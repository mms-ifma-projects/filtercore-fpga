==> flow/design.v <==
module filter_core_design (
    input wire clk,              
    input wire reset,            
    input wire [3:0] data,       
    input wire req,              
    output logic ack,            
    output logic alive,          
    input wire level_sensor_b,   
    input wire level_sensor_a,   
    output logic pwm_pump_a,     
    output logic pwm_pump_b,     
    output logic led_connection  
);
    logic internal_reset;
    assign internal_reset = ~reset;
    logic       new_data_pulse;          
    logic       level_b_is_empty;        
    logic       level_a_is_full;         
    logic [7:0] pwm_duty_a;              
    logic [7:0] pwm_duty_b;              
    logic [3:0] reg_strategic_status;    
    logic       data_is_critical;        
    handshake_fsm #( .DATA_WIDTH(4) ) inst_handshake (
        .clk(clk), 
        .reset(internal_reset),
        .data(data), 
        .req(req), 
        .ack(ack),
        .new_data_pulse(new_data_pulse)
    );
    always_ff @(posedge clk or posedge internal_reset) begin
        if (internal_reset) reg_strategic_status <= 4'b0;
         else if (new_data_pulse) reg_strategic_status <= data;
    end
    water_level #(
        .CLK_FREQ(25_000_000),
        .STABLE_MS(20)
    ) inst_water_level_a (
        .clk(clk),
        .reset(internal_reset),
        .signal_async(level_sensor_a),
        .signal_stable(level_a_is_full)
    );
    water_level #(
        .CLK_FREQ(25_000_000),
        .STABLE_MS(20)
    ) inst_water_level_b (
        .clk(clk),
        .reset(internal_reset),
        .signal_async(level_sensor_b),
        .signal_stable(level_b_is_empty)
    );
    filter_fsm inst_filter (
        .clk(clk),
        .reset(internal_reset),
        .status_data(reg_strategic_status),
        .level_b_empty(level_b_is_empty),
        .level_a_full(level_a_is_full),
        .pwm_duty_a(pwm_duty_a),
        .pwm_duty_b(pwm_duty_b),
        .is_critical(data_is_critical)
    );
    pwm_generator pump_a_pwm_gen (
        .clk(clk), 
        .reset(internal_reset), 
        .duty_cycle(pwm_duty_a), 
        .pwm_signal(pwm_pump_a)
    );
    pwm_generator pump_b_pwm_gen (
        .clk(clk), 
        .reset(internal_reset), 
        .duty_cycle(pwm_duty_b), 
        .pwm_signal(pwm_pump_b)
    );
    localparam BLINK_COUNT_MAX = 24'd12_499_999;  
    logic [23:0] blink_count = '0;
    logic blink_toggle = 1'b0;
    always_ff @(posedge clk) begin
        if (reset == 1'b0) begin
            if (blink_count == BLINK_COUNT_MAX) begin
                blink_count <= '0;
                blink_toggle <= ~blink_toggle;
            end else begin
                blink_count <= blink_count + 1;
            end
        end else begin
            blink_count <= '0;
            blink_toggle <= 1'b0;
        end
    end
    assign led_connection = (reset == 1'b1) ? 1'b1 : blink_toggle;
    assign alive = ~reset;
endmodule
module filter_fsm #(
    parameter int PUMP_B_TIMER_CYCLES = 250_000_000  
) (
    input wire clk,                  
    input wire reset,                
    input wire [3:0] status_data,    
    input wire level_b_empty,        
    input wire level_a_full,         
    output logic [7:0] pwm_duty_a,   
    output logic [7:0] pwm_duty_b,   
    output logic is_critical         
);
    localparam PWM_MAX = 8'd230;     
    localparam PWM_MIN = 8'd77;      
    typedef enum logic [2:0] {
        STOP,            
        FILLING,         
        DRAINING_MIN,    
        DRAINING_MAX,    
        STOPPING         
    } state_t;
    state_t current_state, next_state;
    logic [27:0] timer_pump_b;   
    logic pump_b_timer_expired;  
    assign is_critical = (|status_data);
    always_ff @(posedge clk or posedge reset) begin
        if (reset) timer_pump_b <= '0;
        else if (current_state == DRAINING_MIN) begin
            if(!pump_b_timer_expired) timer_pump_b <= timer_pump_b + 1;
        end
        else timer_pump_b <= '0;
    end
    assign pump_b_timer_expired = (timer_pump_b >= PUMP_B_TIMER_CYCLES);
    always_comb begin
        next_state = current_state;
        case (current_state)
            STOP:
                if (is_critical) next_state = FILLING;
            FILLING:
                if(!is_critical) next_state = STOPPING;
                else if (!level_a_full) next_state = DRAINING_MIN;
            DRAINING_MIN:
                if (!is_critical) next_state = STOPPING;
                else if (level_b_empty && is_critical) next_state = FILLING;
                else if (pump_b_timer_expired) next_state = DRAINING_MAX;
            DRAINING_MAX:
                if (!is_critical) next_state = STOPPING;
                else if (level_b_empty && is_critical) next_state = FILLING;
            STOPPING:
                if (level_b_empty) next_state = STOP;
            default:
                next_state = STOP;
        endcase
    end
    always_comb begin
        pwm_duty_a = 8'h00;
        pwm_duty_b = 8'h00;
        case (current_state)
            FILLING: begin
                pwm_duty_a = PWM_MAX;
                if(!level_b_empty) pwm_duty_b = PWM_MAX;
            end
            DRAINING_MIN: begin
                pwm_duty_b = PWM_MIN;
            end
            DRAINING_MAX: begin
                pwm_duty_b = PWM_MAX;
            end
            STOPPING: begin
                if(!level_b_empty) pwm_duty_b = PWM_MAX;
            end
            default: begin
                pwm_duty_a = 8'h00;
                pwm_duty_b = 8'h00;
            end
        endcase
    end
    always_ff @(posedge clk or posedge reset) begin
        if (reset) current_state <= STOP;
        else current_state <= next_state;
    end
endmodule
module handshake_fsm #(
    parameter int DATA_WIDTH = 4
) (
    input  wire clk,                     
    input  wire reset,                   
    input wire [DATA_WIDTH-1:0] data,    
    input  wire req,                     
    output logic ack,                    
    output logic new_data_pulse          
);
    logic req_sync1, req_sync2;
    always_ff @(posedge clk or posedge reset) begin
        if (reset) {req_sync1, req_sync2} <= 2'b0;
        else        {req_sync1, req_sync2} <= {req, req_sync1};
    end
    typedef enum logic [1:0] {
        IDLE,            
        LATCH_DATA,      
        WAIT_REQ_LOW     
    } state_t;
    state_t current_state, next_state;
    logic data_is_corrupt;
    always_comb begin
        data_is_corrupt = $isunknown(data);
    end
    always_comb begin
        next_state = current_state;
        case (current_state)
            IDLE:         if (req_sync2 && !data_is_corrupt) next_state = LATCH_DATA;
            LATCH_DATA:   next_state = WAIT_REQ_LOW;
            WAIT_REQ_LOW: if (!req_sync2) next_state = IDLE;
            default:      next_state = IDLE;
        endcase
    end
    always_ff @(posedge clk or posedge reset) begin
        if (reset) begin
            current_state  <= IDLE;
            ack            <= 1'b0;
            new_data_pulse <= 1'b0;
        end else begin
            current_state <= next_state;
            new_data_pulse <= (current_state == IDLE) && (next_state == LATCH_DATA);
            if((current_state == IDLE) && (next_state == LATCH_DATA)) ack <= 1'b1;
            else if((current_state == WAIT_REQ_LOW) && (next_state == IDLE)) ack <= 1'b0;
        end
    end
endmodule
module pwm_generator #(
    parameter int WIDTH = 8
) (
    input wire clk,                      
    input wire reset,                    
    input wire [WIDTH-1:0] duty_cycle,   
    output logic pwm_signal              
);
    logic [WIDTH-1:0] pwm_counter = '0;
    always_ff @(posedge clk or posedge reset) begin
        if (reset) pwm_counter <= '0;
        else pwm_counter <= pwm_counter + 1;
    end
    assign pwm_signal = (pwm_counter < duty_cycle);
endmodule
module water_level #(
    parameter int CLK_FREQ = 50_000_000,  
    parameter int STABLE_MS = 20         
) (
    input wire clk,              
    input wire  reset,           
    input wire signal_async,     
    output logic signal_stable   
);
    localparam int COUNTER_LIMIT = (CLK_FREQ / 1000) * STABLE_MS;
    logic [19:0] counter = '0;
    logic signal_sync1, signal_sync2;
    always_ff @(posedge clk) begin
        signal_sync1 <= signal_async;
        signal_sync2 <= signal_sync1;
    end
    always_ff @(posedge clk or posedge reset) begin
        if (reset) begin
            signal_stable <= 1'b1;  
            counter <= '0;
        end
        else begin
            if (signal_sync2 != signal_stable) begin
                if(counter < COUNTER_LIMIT) counter <= counter + 1;
                else begin
                    signal_stable <= signal_sync2;
                    counter <= '0;
                end
            end
            else counter <= '0;
        end
    end
endmodule
# Reports on filter_core_design
# Tool output for the design above, in the order of the flow.
# Line numbers count from 1 in the design file above.
# Operators: Yosys type, input widths -> output width; for muxes data width and select width s.
# Library cell names are shortened.
# Not given: -
[inputs]
top_module = "filter_core_design"
clock_port = "clk"
library = "sky130hd"
pvt_corner = "tt_025C_1v80"

# Word level
# Counts by Yosys on the flattened word-level netlist (proc, flatten, opt, wreduce; memories kept). Register bits leave out memories and registers merged into their read ports (data or address). Print and check cells are left out. Cells with the same type and inputs are merged into one.
[word_totals]
register_bits = 128
latchBits = 0
ramBits = 0
mem_bits_ro = 0
clocked_rd_ports_x_width = 0
memories = 0
inputBits = 9
output_inout_bits = 5
[op_classes]
n_addsub = 9
n_mul = 0
div_mod_pow = 0
cmp = 6
equal = 24
shifts = 0
n_mux = 25
n_logic = 4
reduce_logical = 19
[op_table]
columns = ["cell", "n"]
rows = [
  ["$mux 20", 4],
  ["$add 32x1->32", 2],
  ["$mux 28", 2],
  ["$add 20x1->20 const B", 2],
  ["$lt 20x19->1 const B", 2],
  ["$gt 32x1->1 const B", 1],
  ["$add 28x1->28 const B", 1],
  ["$ge 28x28->1 const B", 1],
  ["$mux 3", 9],
  ["$add 24x1->24 const B", 1],
  ["$eq 24x24->1 const B", 1],
  ["$pmux 8 s3", 1],
  ["$add 8x1->8 const B", 2],
  ["$lt 8x8->1", 2],
  ["$mux 8", 2],
  ["$pmux 3 s5", 1],
  ["$eqx 1x1->1 const B", 8],
  ["$eq 3x2->1 const B", 2],
  ["$ne 3x3->1 const B", 2],
  ["$pmux 2 s3", 1],
  ["$reduce_and 5->1", 1],
  ["$logic_and 1x1->1", 4],
  ["$logic_or 1x1->1", 4],
  ["$not 1->1", 4],
  ["$eq 2x1->1 const B", 2],
  ["$ne 2x2->1 const B", 2],
  ["$logic_not 2->1", 2],
  ["$reduce_and 2->1", 2],
]
# Not listed: further kinds 14, cells in them 19.

# Depth
# Yosys ltp: most cells in a row. Word level: on the elaborated netlist, between registers, memories and ports. Mapped: between sequential cells and ports; inverters and the memories' decode and read muxes count.
[depth]
depth_word = 14
abc_area = 0
depth_mapped = 7
ltp_nobuf = 5

# Netlist
# The flow's flattened synthesis, as Yosys stat reports it; memories are mapped. The netlist is that of the ABC_AREA named above (0 if unset); the other value can give another one.
[types]
columns = ["cell_type", "n", "type_area_um2"]
rows = [
  ["dfrtp_1", 29, 725.696],
  ["dfxtp_1", 27, 540.518],
  ["xnor2_1", 16, 140.134],
  ["xor2_1", 15, 131.376],
  ["nor2_1", 31, 116.362],
  ["nand3_1", 23, 115.11],
  ["a21oi_1", 18, 90.086],
  ["ha_1", 7, 87.584],
  ["o31ai_1", 10, 75.072],
  ["or4_1", 9, 67.565],
  ["or3_1", 9, 56.304],
  ["nand4_1", 8, 50.048],
  ["nand2_1", 12, 45.043],
  ["inv_1", 10, 37.536],
  ["o21ai_0", 7, 35.034],
  ["buf_6", 3, 33.782],
  ["nor4_1", 5, 31.28],
  ["and4_1", 3, 26.275],
]
# Not listed: further types 24, cells in them 38.
[synth_totals]
stdcells = 280
yosys_area_mm2 = 0.0026938
ff_cells = 57
buffers = 12
# By module: a second synthesis without flattening, with its own total; a netlist apart from the flattened one above.
[hier_totals]
hier_cells = 684
area_unflattened_mm2 = 0.0065363
# Rows give one instance, submodules left out.
[modules]
columns = ["mod", "n_inst", "n_cells", "area_mm2", "mod_seq_area_mm2"]
rows = [
  ["water_level", 2, 112, 0.0011161, 0.0005668],
  ["filter_fsm", 1, 215, 0.0019556, 0.000827],
  ["filter_core_design", 1, 140, 0.0013313, 0.0006006],
  ["pwm_generator", 2, 51, 0.0004992, 0.0002002],
  ["handshake_fsm #(DATA_WIDTH=4)", 1, 3, 0.0000188, 0],
]

# Timing after synthesis
# Source: OpenSTA report_checks on the synthesized netlist (no wires, ideal clock, input and output delay 20% of the period each), path of least setup slack; recovery checks are left aside. Register names are those of the netlist, which keeps one name where synthesis merged equal registers.
[synth_timing]
path_type = "reg-to-output"
start = "register inst_water_level_b.signal_stable"
end = "output port pwm_pump_b"
clock_period_ns = 4.56
t_first_pin_ns = 0.000
arrival_time_ns = 1.634
required_time_ns = 3.648
slack_ns = 2.014
path_delay_ns = 1.634
driving_pins = 6
synth_period_reached_ns = 2.546
# "path_delay_ns" is the arrival time less input delay plus setup time.
# At an output port there is no setup time.
# "driving_pins": output pins that drive a net of the path, with the launching flip-flop's if there is one; two outputs of one cell count as two.
# "synth_period_reached_ns" is the clock period less the worst setup slack; recovery checks do not enter. This is arithmetic on one report: input and output delays are still those of the set period (20% each).
# The rows between start and end are the longest chain of elaborated cells between them; the timing report does not say that the signal goes this way. Where chains are equally long, one stands for them.
# A line is the first line of the expression or statement that the cell stems from. Yosys adds cells for indexed reads and writes and turns some case tables into memories.
[synth_via]
path_cell_list = "dfstp_2 > nand2b_1 > ha_1 > a2111oi_0 > o21ai_0 > a21oi_1"
elab_chain_len = 3
cells_between = 3
[synth_lines]
columns = ["element", "line_no", "rtl"]
rows = [
  ["from (decl)", 245, "output logic signal_stable"],
  ["from (assign)", 256, "signal_stable <= 1'b1;"],
  ["from (assign)", 263, "signal_stable <= signal_sync2;"],
  ["$mux 8", 163, "if(!level_b_empty) pwm_duty_b = PWM_MAX;"],
  ["$pmux 8 s3", 151, "case (current_state)"],
  ["$lt 8x8->1", 236, "assign pwm_signal = (pwm_counter < duty_cycle);"],
  ["to (decl)", 11, "output logic pwm_pump_b,"],
]

# Timing after layout
# From the final timing report of record 2: the path of least setup slack in the routed layout; clock arrival at registers is part of the times.
[layout_timing]
path_type = "reg-to-output"
start = "register inst_water_level_b.signal_stable"
end = "output port pwm_pump_b"
clock_period_ns = 2.45
t_first_pin_ns = 0.33
arrival_time_ns = 1.85
required_time_ns = 1.96
slack_ns = 0.11
driving_pins = 7
# The rows between start and end are the longest chain of elaborated cells between them; the timing report does not say that the signal goes this way. Where chains are equally long, one stands for them.
[layout_via]
path_cell_list = "dfstp_2 > nand2b_4 > ha_4 > a2111oi_4 > o21ai_2 > a21oi_2 > buf_2"
elab_chain_len = 3
cells_between = 3
[layout_lines]
columns = ["element", "line_no", "rtl"]
rows = [
  ["from (decl)", 245, "output logic signal_stable"],
  ["from (assign)", 256, "signal_stable <= 1'b1;"],
  ["from (assign)", 263, "signal_stable <= signal_sync2;"],
  ["$mux 8", 163, "if(!level_b_empty) pwm_duty_b = PWM_MAX;"],
  ["$pmux 8 s3", 151, "case (current_state)"],
  ["$lt 8x8->1", 236, "assign pwm_signal = (pwm_counter < duty_cycle);"],
  ["to (decl)", 11, "output logic pwm_pump_b,"],
]

# Module filter_core_design, platform sky130hd: 2 stored runs of the flow (Yosys, OpenROAD) with differing settings, in no particular order. Input and output delays are each 20% of the period that was set; the output load is 0.01 pF.
# "totalPower_uw": no workload was simulated; the value follows from the tool's default switching activity.

[[run]]
name = "record 1"
[run.settings]
period_ns = 1.61
CORE_UTILIZATION = 44
PLACE_DENSITY = 0.59
CELL_PAD_IN_SITES_DETAIL_PLACEMENT = 2
GPL_TIMING_DRIVEN = 1
CTS_CLUSTER_SIZE = 28
CAP_MARGIN = 30
MAX_ROUTING_LAYER = "met4"
CORE_MARGIN = 2
SLEW_MARGIN = 20
[run.results]
outcome = "unfinished; error DPL-0033 in clock tree synthesis"

[[run]]
name = "record 2"
[run.settings]
period_ns = 2.45
SETUP_SLACK_MARGIN = 0.63
CAP_MARGIN = 20
CORE_MARGIN = 2
CORE_UTILIZATION = 40
SLEW_MARGIN = 20
[run.results]
dieArea_mm2 = 0.0074072
total_negative_slack_ns = 0.000
yosys.chip_area_mm2 = 0.0026938
final_setup_ws_ns = 0.108
post_route_util_frac = 0.486
worst_hold_slack_ns = 0.352
totalPower_uw = 1809
final_cell_area_mm2 = 0.0031192
